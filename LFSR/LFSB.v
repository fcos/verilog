==> flow/design.v <==
`timescale 1ns / 1ps
module LFSB(
    input wire clk,
    input wire reset,
	 output wire lfsr_out,
	 output wire max_tick,
	 output wire [15:0] num_ones,
	 output wire [15:0] num_zeroes
    );
	localparam seed = 16'b1011010011110011;
	reg [15:0] lfsr_reg;  
	reg [15:0] lfsr_next;  
	reg lfsr_tap;  
	reg [15:0] num_1;  
	reg [15:0] num_0;  
	initial  
	begin
	num_0 = 15'b0;
	num_1 = 15'b0;
	end
	always @(negedge max_tick)  
	begin
		num_0 = 15'b0;
		num_1 = 15'b0;
	end
	always @(posedge clk, posedge reset)
		if(reset)  
		lfsr_reg <= seed;
		else
		begin
			if(lfsr_out)  
			num_1 = num_1 + 1;
			else			 
			num_0 = num_0 + 1;
		lfsr_reg <= lfsr_next;  
		end
	always @*
		begin
		lfsr_tap = lfsr_reg[3] ~^ lfsr_reg[12] ~^ lfsr_reg[14] ~^ lfsr_reg[15];  
		lfsr_next = {lfsr_reg[14:0], lfsr_tap};  
		end
	assign max_tick = {lfsr_reg == seed} ? 1'b1 : 1'b0;
	assign lfsr_out = lfsr_reg[15];
	assign num_ones = num_1;
	assign num_zeroes = num_0;
endmodule
From RTL to reports: LFSB
The steps from the RTL of LFSB to its reports follow in flow order.
Line numbers count from 1 in the design file above.
Operators carry their Yosys type and port widths (W data, S select, Z words).
Cell names lack the library's common part.
{ "design": {"top": "LFSB", "clock_port": "clk", "library": "sky130hd", "pvt_corner": "tt_025C_1v80"} }

Word level
Counts by Yosys on the flattened word-level netlist (proc, flatten, opt, wreduce; memories kept). Register bits leave out memories and registers merged into their read ports (data or address); mux counts leave out enables and synchronous resets folded into registers. Print and check cells are left out. Cells with the same type and inputs are merged into one.
{ "bits": {"reg_bits": 16, "input_bits": 2, "output_inout_bits": 34, "word_cells": 6} }
{ "classes": {"equal": 1, "mux": 1, "bitwise": 3} }
{ "op_table": {"columns": ["operator", "n"], "rows": [
  ["$eq A16 B16 Y1 const B", 1],
  ["$xnor A1 B1 Y1", 3],
  ["$mux W1", 1]
]} }

Depth
Yosys ltp: most cells in a row. Word level: on the elaborated netlist, between registers, memories and ports. Mapped: between sequential cells and ports; inverters and the memories' decode and read muxes count.
{ "logic_depth": {"word_depth": 3, "abc_area": 0, "mapped_depth": 2, "mapped_depth_nobuf": 2} }

Synthesis result
Source: synth_stat.txt of the flow (Yosys; design flattened, memories mapped). It holds for the ABC_AREA given above (unset counts as 0); a run with the other value may have another netlist.
{ "by_type": {"columns": ["cell", "n", "type_area_um2"], "rows": [
  ["dfstp_2", 10, 262.752],
  ["buf_4", 32, 240.23],
  ["dfrtp_1", 6, 150.144],
  ["xnor2_1", 3, 26.275],
  ["nand4bb_1", 2, 22.522],
  ["nand4b_1", 2, 17.517],
  ["nor4_2", 1, 12.512],
  ["conb_1", 1, 3.754],
  ["inv_1", 1, 3.754]
]} }
{ "mapped": {"mapped_cells": 58, "area_um2": 739.5, "seqArea_um2": 412.9, "flip_flops": 16, "n_buf": 32} }

Timing after synthesis
Path of least setup slack by OpenSTA after synthesis, without wires, with an ideal clock, recovery checks aside; 20% of the period is set as input and as output delay. Where synthesis merged equal registers, the netlist keeps one of their names.
{ "synth_path": {"path_kind": "register to output", "startpoint": "register lfsr_reg[15]", "endpoint": "output port max_tick", "clock_period_ps": 1660, "out_delay_ps": 332, "t_first_pin_ps": 0, "t_arrival_ps": 1017, "t_required_ps": 1328, "slack_ps": 311, "path_delay_ps": 1017, "driving_pins": 3, "path_buffers": 0, "synth_period_reached_ps": 1349} }
"path_delay_ps" is the arrival time less input delay plus setup time.
At an output port there is no setup time.
"driving_pins": output pins that drive a net of the path, with the launching flip-flop's if there is one; two outputs of one cell count as two.
"synth_period_reached_ps" is the clock period less the worst setup slack; recovery checks do not enter. This is arithmetic on one report: input and output delays are still those of the set period (20% each).
The rows between start and end are the longest chain of elaborated cells between them; the timing report does not say that the signal goes this way. Where chains are equally long, one stands for them.
A line is the first line of the expression or statement that the cell stems from. Yosys adds cells for indexed reads and writes and turns some case tables into memories.
{ "synth_between": {"path_cell_list": "dfstp_2 > nand4bb_1 > nor4_2", "elab_chain_cells": 2, "cells_between": 2, "cone_lines": 1, "classes_between": "eq/ne: 1; mux: 1"} }
{ "synth_rtl": {"columns": ["item", "line", "text"], "rows": [
  ["from (decl)", 11, "reg [15:0] lfsr_reg;"],
  ["from (assign)", 28, "lfsr_reg <= seed;"],
  ["from (assign)", 35, "lfsr_reg <= lfsr_next;"],
  ["$eq A16 B16 Y1", 42, "assign max_tick = {lfsr_reg == seed} ? 1'b1 : 1'b0;"],
  ["$mux W1", 42, null],
  ["to (decl)", 6, "output wire max_tick,"]
]} }

Timing after layout
Path of least setup slack in the final report of record 1 (OpenROAD, finished layout, wires in). Where an end is a register, its clock arrival counts in the times.
The path's times are printed in steps of 10 ps; the period is the one set.
{ "layout_path": {"path_kind": "register to output", "startpoint": "register lfsr_reg[15]", "endpoint": "output port max_tick", "clock_period_ps": 1030, "out_delay_ps": 210, "t_first_pin_ps": 270, "t_arrival_ps": 1390, "t_required_ps": 820, "slack_ps": -560, "driving_pins": 4, "path_buffers": 1} }
The rows between start and end are the longest chain of elaborated cells between them; the timing report does not say that the signal goes this way. Where chains are equally long, one stands for them.
{ "layout_between": {"path_cell_list": "dfstp_2 > nand4bb_1 > nor4_2 > buf_2", "elab_chain_cells": 2, "cells_between": 2, "cone_lines": 1, "classes_between": "eq/ne: 1; mux: 1"} }
{ "layout_rtl": {"columns": ["item", "line", "text"], "rows": [
  ["from (decl)", 11, "reg [15:0] lfsr_reg;"],
  ["from (assign)", 28, "lfsr_reg <= seed;"],
  ["from (assign)", 35, "lfsr_reg <= lfsr_next;"],
  ["$eq A16 B16 Y1", 42, "assign max_tick = {lfsr_reg == seed} ? 1'b1 : 1'b0;"],
  ["$mux W1", 42, null],
  ["to (decl)", 6, "output wire max_tick,"]
]} }

Below are 2 stored runs of the flow (Yosys, OpenROAD; platform sky130hd) on LFSB, each with its settings and what was measured, unordered. Constraints: input delay and output delay 20% of the set period each, output load 0.01 pF.
By "achieved period" is meant the clock period of the run minus its worst setup slack. This is arithmetic on one report: input and output delays are still those of the set period (20% each).
"critical path time": the worst setup path's part of the clock period (all of it between registers, 20% less for each end at a port) less its slack. A launch clock that arrives late makes it longer, a capture clock that arrives late makes it shorter.
"total power after layout": no workload was simulated; the value follows from the tool's default switching activity.
"critical path time" is given in steps of 10 ps.

==> record 1: settings <==
{ "period_ns": 1.03, "CORE_UTILIZATION": 42, "PLACE_DENSITY": 0.79, "CORE_MARGIN": 10, "CELL_PAD_IN_SITES_GLOBAL_PLACEMENT": 0, "CELL_PAD_IN_SITES_DETAIL_PLACEMENT": 0, "TNS_END_PERCENT": 55, "CTS_CLUSTER_DIAMETER": 397, "CAP_MARGIN": 20, "SLEW_MARGIN": 20 }
==> record 1: results <==
area of the synthesized netlist: 739.5 µm²
utilization after routing: 44.7%
achieved period: 1592 ps
critical path time: 1390 ps
class of the worst setup path: register to output
total die area: 3839.0 µm²
setup slack of the critical path: -562 ps
total power after layout: 1.011 mW
total negative slack on setup checks: -877 ps

==> record 2: settings <==
{ "period_ns": 1.09, "CORE_UTILIZATION": 32, "SETUP_SLACK_MARGIN": 0.26, "CORE_ASPECT_RATIO": 0.78, "CELL_PAD_IN_SITES_GLOBAL_PLACEMENT": 1, "TNS_END_PERCENT": 85, "GPL_TIMING_DRIVEN": 1, "GPL_ROUTABILITY_DRIVEN": 1, "MIN_ROUTING_LAYER": "met1", "CAP_MARGIN": 20, "CORE_MARGIN": 2, "SLEW_MARGIN": 20 }
==> record 2: results <==
area of the synthesized netlist: 739.5 µm²
utilization after routing: 35.4%
achieved period: 1615 ps
critical path time: 1400 ps
class of the worst setup path: register to output
total die area: 2714.4 µm²
setup slack of the critical path: -525 ps
total power after layout: 1.053 mW
total negative slack on setup checks: -680 ps
